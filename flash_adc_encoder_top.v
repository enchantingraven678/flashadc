==> flow/design.v <==
`timescale 1ns / 1ps
module bubble_corrector#(parameter N = 255)(input  [N-1:0] therm_in,
    output [N-1:0] therm_clean
    );
    genvar i;
    generate
        for (i = 0; i < N; i = i + 1) begin : bubble_fix
            if (i == 0) begin
                assign therm_clean[i] = therm_in[i] | therm_in[i+1];
            end
            else if (i == N-1) begin
                assign therm_clean[i] = therm_in[i] | therm_in[i-1];
            end
            else begin
                assign therm_clean[i] =
                    therm_in[i] | (therm_in[i-1] & therm_in[i+1]);
            end
        end
    endgenerate
endmodule
`timescale 1ns / 1ps
module flash_adc_encoder_top #(parameter N = 255)(
    input               clk,
    input  [N-1:0]      therm_in,
    output reg [7:0]    code_out
);
    wire [N-1:0] therm_clean;
    wire [7:0]   bin_code;
    bubble_corrector #(N) u1 (
        .therm_in(therm_in),
        .therm_clean(therm_clean)
    );
    priority_encoder #(N) u2 (
        .therm(therm_clean),
        .bin_out(bin_code)
    );
    always @(posedge clk) begin
        code_out <= bin_code;
    end
endmodule
`timescale 1ns / 1ps
module priority_encoder #(parameter N = 255)(
    input  [N-1:0] therm,
    output reg [7:0] bin_out
);
    integer i;
    always @(*) begin
        bin_out = 8'd0;
        for (i = 0; i < N; i = i + 1) begin
            if (therm[i] == 1'b1)
                bin_out = i;    
        end
    end
endmodule
Reports on flash_adc_encoder_top
The steps from the RTL of flash_adc_encoder_top to its reports follow in flow order.
Line numbers count from 1 in the design file above.
Operators carry their Yosys type and port widths (W data, S select, Z words).
Library cell names are shortened.
The mark - stands for no value.
- top module: flash_adc_encoder_top
- clock input: clk
- cell library: sky130hd
- timing corner: tt_025C_1v80

After elaboration
Source: Yosys, flattened and elaborated, memories not mapped. Widths are those after wreduce. Registers that Yosys merges into a memory's read port (data or address) are not register bits. Print and check cells do not count. Equal cells are merged and count once.
- noted register bits: 8
- input port bits at 256
- elaborated cells: 773
- muxes and demuxes: 253
- bitwise logic cells: 507
- noted reduce/logical cells: 6
- operators by type and width (kind ; count):
    $mux W8 ; 126
    $mux W7 ; 64
    $or A1 B1 Y1 ; 254
    $and A1 B1 Y1 ; 253
    $mux W6 ; 32
    $reduce_or A127 Y1 ; 1
    $mux W5 ; 16
    $reduce_or A63 Y1 ; 1
    $mux W4 ; 8
    $reduce_or A31 Y1 ; 1
    $reduce_or A15 Y1 ; 1
    $mux W3 ; 4
    $reduce_or A7 Y1 ; 1
    $mux W2 ; 2
    $reduce_or A3 Y1 ; 1
    $mux W1 ; 1

Depth
Yosys ltp: most cells in a row. Word level: on the elaborated netlist, between registers, memories and ports. Mapped: between sequential cells and ports; inverters and the memories' decode and read muxes count.
- depth in word-level cells: 255
- ABC_AREA: 1
- gate-level depth with buffers at 251
- noted mapped depth without buffers: 251

Synthesis result
Source: synth_stat.txt of the flow (Yosys; design flattened, memories mapped). It holds for the ABC_AREA given above (unset counts as 0); a run with the other value may have another netlist.
The area totals of this step are shown rounded.
- cell types (cell ; count):
    nand2_1 ; 455
    a21oi_1 ; 257
    nor2_1 ; 177
    dfxtp_1 ; 8
    nand3_1 ; 13
    inv_1 ; 17
    o21ai_0 ; 10
    nor4_1 ; 7
    o21bai_1 ; 5
    a21boi_0 ; 4
    a31oi_1 ; 4
    and2_1 ; 4
    nor3_1 ; 4
    nand4_1 ; 3
    nand3b_1 ; 2
    a21oi_2 ; 1
    nor4b_1 ; 1
    o311ai_0 ; 1
Other cell types: 3; their cells: 3.
- standard cells after synthesis: 976
- chip area (Yosys) at 0.0043 mm^2
- area of sequential cells: 0.00016 mm^2
- flip-flops at 8

Timing after synthesis
OpenSTA on the mapped netlist: ideal clock, no wires. The path of least setup slack (recovery checks aside). Input and output delay are each 20% of the period. Register names are those of the netlist, which keeps one name where synthesis merged equal registers.
- path kind: input-to-reg
- start point: in therm_in[3]
- end point: reg code_out[0]
- clock period at 2.95 ns
- library setup time at 0.066 ns
- noted arrival: 11.768 ns
- noted data required time: 2.884 ns
- setup slack at -8.884 ns
- noted path delay: 11.244 ns
- stages: 249
- noted path buffers: 0
- synthesis period reached: 11.834 ns
"path delay" is the arrival time less input delay plus setup time.
"stages" counts driving pins, that of a launching flip-flop among them; a cell with two outputs on the path counts twice.
"synthesis period reached" = period - worst setup slack (recovery checks aside). The figure is calculated, with input and output delays left at 20% of the set period.
Between the ends stands the longest chain of elaborated cells between them, by number of cells; it is not shown to be the way that was timed. Of several equally long chains one is given.
Each line given opens the expression or statement behind the cell; cells for indexed reads and writes are added by Yosys, which also makes memories of some case tables.
- cells stage by stage: a21oi_1 -> nand2_1 -> nand2_1 -> nand2_1 -> nand2_1 -> nand2_1 -> nand2_1 -> nand2_1 -> nand2_1 -> nand2_1 -> nand2_1 -> nand2_1 -> nand2_1 -> nand2_1 -> nand2_1 -> nand2_1 -> nand2_1 -> nand2_1 -> [... 213 more ...] -> nand2_1 -> nand2_1 -> nand2_1 -> nand2_1 -> nand2_1 -> nand2_1 -> nand2_1 -> nand2_1 -> nand2_1 -> nand2_1 -> nand2_1 -> nand2_1 -> nand2_1 -> nand2_1 -> nand2_1 -> nand2_1 -> nand2_1 -> a21oi_2
- noted length of the longest elaborated chain: 254
- elaborated cells on any way between the ends: 257
- noted RTL lines with such cells: 2
- classes of those cells: mux (252); logic (5)
- ends and longest elaborated chain, post-synthesis (element ; line ; source):
    start: declaration ; 24 ; input  [N-1:0]      therm_in,
    $and A1 B1 Y1 ; 16 ; therm_in[i] | (therm_in[i-1] & therm_in[i+1]);
    $or A1 B1 Y1 ; 16 ;
    $mux W8 (126 in a row) ; 50 ; if (therm[i] == 1'b1)
    $mux W7 (64 in a row) ; 50 ;
    $mux W6 (32 in a row) ; 50 ;
    $mux W5 (16 in a row) ; 50 ;
    $mux W4 (8 in a row) ; 50 ;
    $mux W3 (4 in a row) ; 50 ;
    $mux W2 (2 in a row) ; 50 ;
    end: assignment ; 38 ; code_out <= bin_code;
    end: declaration ; 25 ; output reg [7:0]    code_out

Timing after layout
Path of least setup slack in the final report of run 1 (OpenROAD, finished layout, wires in). Where an end is a register, its clock arrival counts in the times.
- path kind: input-to-reg
- start point: in therm_in[6]
- end point: reg code_out[0]
- clock period at 2.99 ns
- library setup time at 0.11 ns
- noted arrival: 13.54 ns
- noted data required time: 3.11 ns
- setup slack at -10.43 ns
- stages: 249
- noted path buffers: 1
Between the ends stands the longest chain of elaborated cells between them, by number of cells; it is not shown to be the way that was timed. Of several equally long chains one is given.
- cells stage by stage: buf_4 -> a21oi_2 -> nand2_2 -> nand2_1 -> nand2_1 -> nand2_1 -> nand2_1 -> nand2_1 -> nand2_1 -> nand2_1 -> nand2_1 -> nand2_1 -> nand2_1 -> nand2_1 -> nand2_1 -> nand2_1 -> nand2_1 -> nand2_1 -> [... 213 more ...] -> nand2_1 -> nand2_1 -> nand2_1 -> nand2_1 -> nand2_1 -> nand2_1 -> nand2_1 -> nand2_1 -> nand2_1 -> nand2_1 -> nand2_1 -> nand2_1 -> nand2_1 -> nand2_1 -> nand2_1 -> nand2_1 -> nand2_1 -> a21oi_2
- noted length of the longest elaborated chain: 251
- elaborated cells on any way between the ends: 254
- noted RTL lines with such cells: 2
- classes of those cells: mux (249); logic (5)
- ends and longest elaborated chain, post-layout (element ; line ; source):
    start: declaration ; 24 ; input  [N-1:0]      therm_in,
    $and A1 B1 Y1 ; 16 ; therm_in[i] | (therm_in[i-1] & therm_in[i+1]);
    $or A1 B1 Y1 ; 16 ;
    $mux W8 (123 in a row) ; 50 ; if (therm[i] == 1'b1)
    $mux W7 (64 in a row) ; 50 ;
    $mux W6 (32 in a row) ; 50 ;
    $mux W5 (16 in a row) ; 50 ;
    $mux W4 (8 in a row) ; 50 ;
    $mux W3 (4 in a row) ; 50 ;
    $mux W2 (2 in a row) ; 50 ;
    end: assignment ; 38 ; code_out <= bin_code;
    end: declaration ; 25 ; output reg [7:0]    code_out

## Implementation results

Design flash_adc_encoder_top on sky130hd. What follows are 2 stored runs of the flow, each under its own settings; their order means nothing. The constraints put input and output delay at 20% of the set period each and load the outputs with 0.01 pF.
"period achieved" is the run's clock period less its worst setup slack. It is reckoned from that one timing run; input and output delays stay at 20% of the period that was set.
"critical setup path time" is the time allowed to the run's worst setup path (the clock period less input and output delay, where it has them) less its slack. Clock arrival times count: a late capture clock shortens it, a late launch clock lengthens it.
"total power of the final layout": no workload was simulated; the value follows from the tool's default switching activity.
The measured numbers are rounded.

Run 1

==> flow/run.sh <==
#!/bin/bash
# the make line also repeats the synthesis and layout settings of config.mk as NAME=value (left out here)
make -C /OpenROAD-flow-scripts/flow DESIGN_CONFIG=/design/flow/config.mk WORK_HOME=/design/flow/orfs CLKGATE_MAP_FILE= finish
==> flow/config.mk <==
export PLATFORM = sky130hd
export DESIGN_NAME = flash_adc_encoder_top
export DESIGN_NICKNAME = flash_adc_encoder_top
export VERILOG_FILES = /design/flow/design.v
export SDC_FILE = /design/flow/constraint.sdc
export NUM_CORES = 4
export LEC_CHECK = 0
export ABC_AREA = 1
export CAP_MARGIN = 0
export CORE_MARGIN = 2
export CORE_UTILIZATION = 23
export PLACE_DENSITY = 0.87
export SETUP_SLACK_MARGIN = 0.88
export SLEW_MARGIN = 40
export TNS_END_PERCENT = 55
==> flow/constraint.sdc <==
create_clock -name core_clock -period 2.99 [get_ports {clk}]
set_input_delay 0.5980 -clock core_clock [delete_from_list [all_inputs] [get_ports {clk}]]
set_output_delay 0.5980 -clock core_clock [all_outputs]
set_load 0.01 [all_outputs]

Measured in run 1:
- noted the lowest hold slack: 0.98 ns
- noted the final setup TNS: -22 ns
- period achieved at 13.422 ns
- noted the critical setup path time: 12.82 ns
- critical path kind: input-to-reg
- noted the standard-cell area after layout: 0.0098 mm^2
- utilization in the final report: 54 %
- noted the chip area in the Yosys report: 0.0043 mm^2
- area of the die at 0.02 mm^2
- worst setup slack after layout at -10 ns
- total power of the final layout: 1500 uW

Run 2

==> flow/run.sh <==
#!/bin/bash
# the make line also repeats the synthesis and layout settings of config.mk as NAME=value (left out here)
make -C /OpenROAD-flow-scripts/flow DESIGN_CONFIG=/design/flow/config.mk WORK_HOME=/design/flow/orfs CLKGATE_MAP_FILE= finish
==> flow/config.mk <==
export PLATFORM = sky130hd
export DESIGN_NAME = flash_adc_encoder_top
export DESIGN_NICKNAME = flash_adc_encoder_top
export VERILOG_FILES = /design/flow/design.v
export SDC_FILE = /design/flow/constraint.sdc
export NUM_CORES = 4
export LEC_CHECK = 0
export CAP_MARGIN = 20
export CORE_MARGIN = 2
export CORE_UTILIZATION = 40
export SLEW_MARGIN = 20
==> flow/constraint.sdc <==
create_clock -name core_clock -period 2.96 [get_ports {clk}]
set_input_delay 0.5920 -clock core_clock [delete_from_list [all_inputs] [get_ports {clk}]]
set_output_delay 0.5920 -clock core_clock [all_outputs]
set_load 0.01 [all_outputs]

Measured in run 2:
- noted the lowest hold slack: 1.1 ns
- utilization in the final report: 72 %
- area of the die at 0.011 mm^2
- period achieved at 2.730 ns
- total power of the final layout: 990 uW
- worst setup slack after layout at 0.23 ns
- noted the standard-cell area after layout: 0.007 mm^2
- noted the final setup TNS: 0.000 ns
- noted the chip area in the Yosys report: 0.0041 mm^2
- noted the critical setup path time: 2.14 ns
- critical path kind: input-to-reg
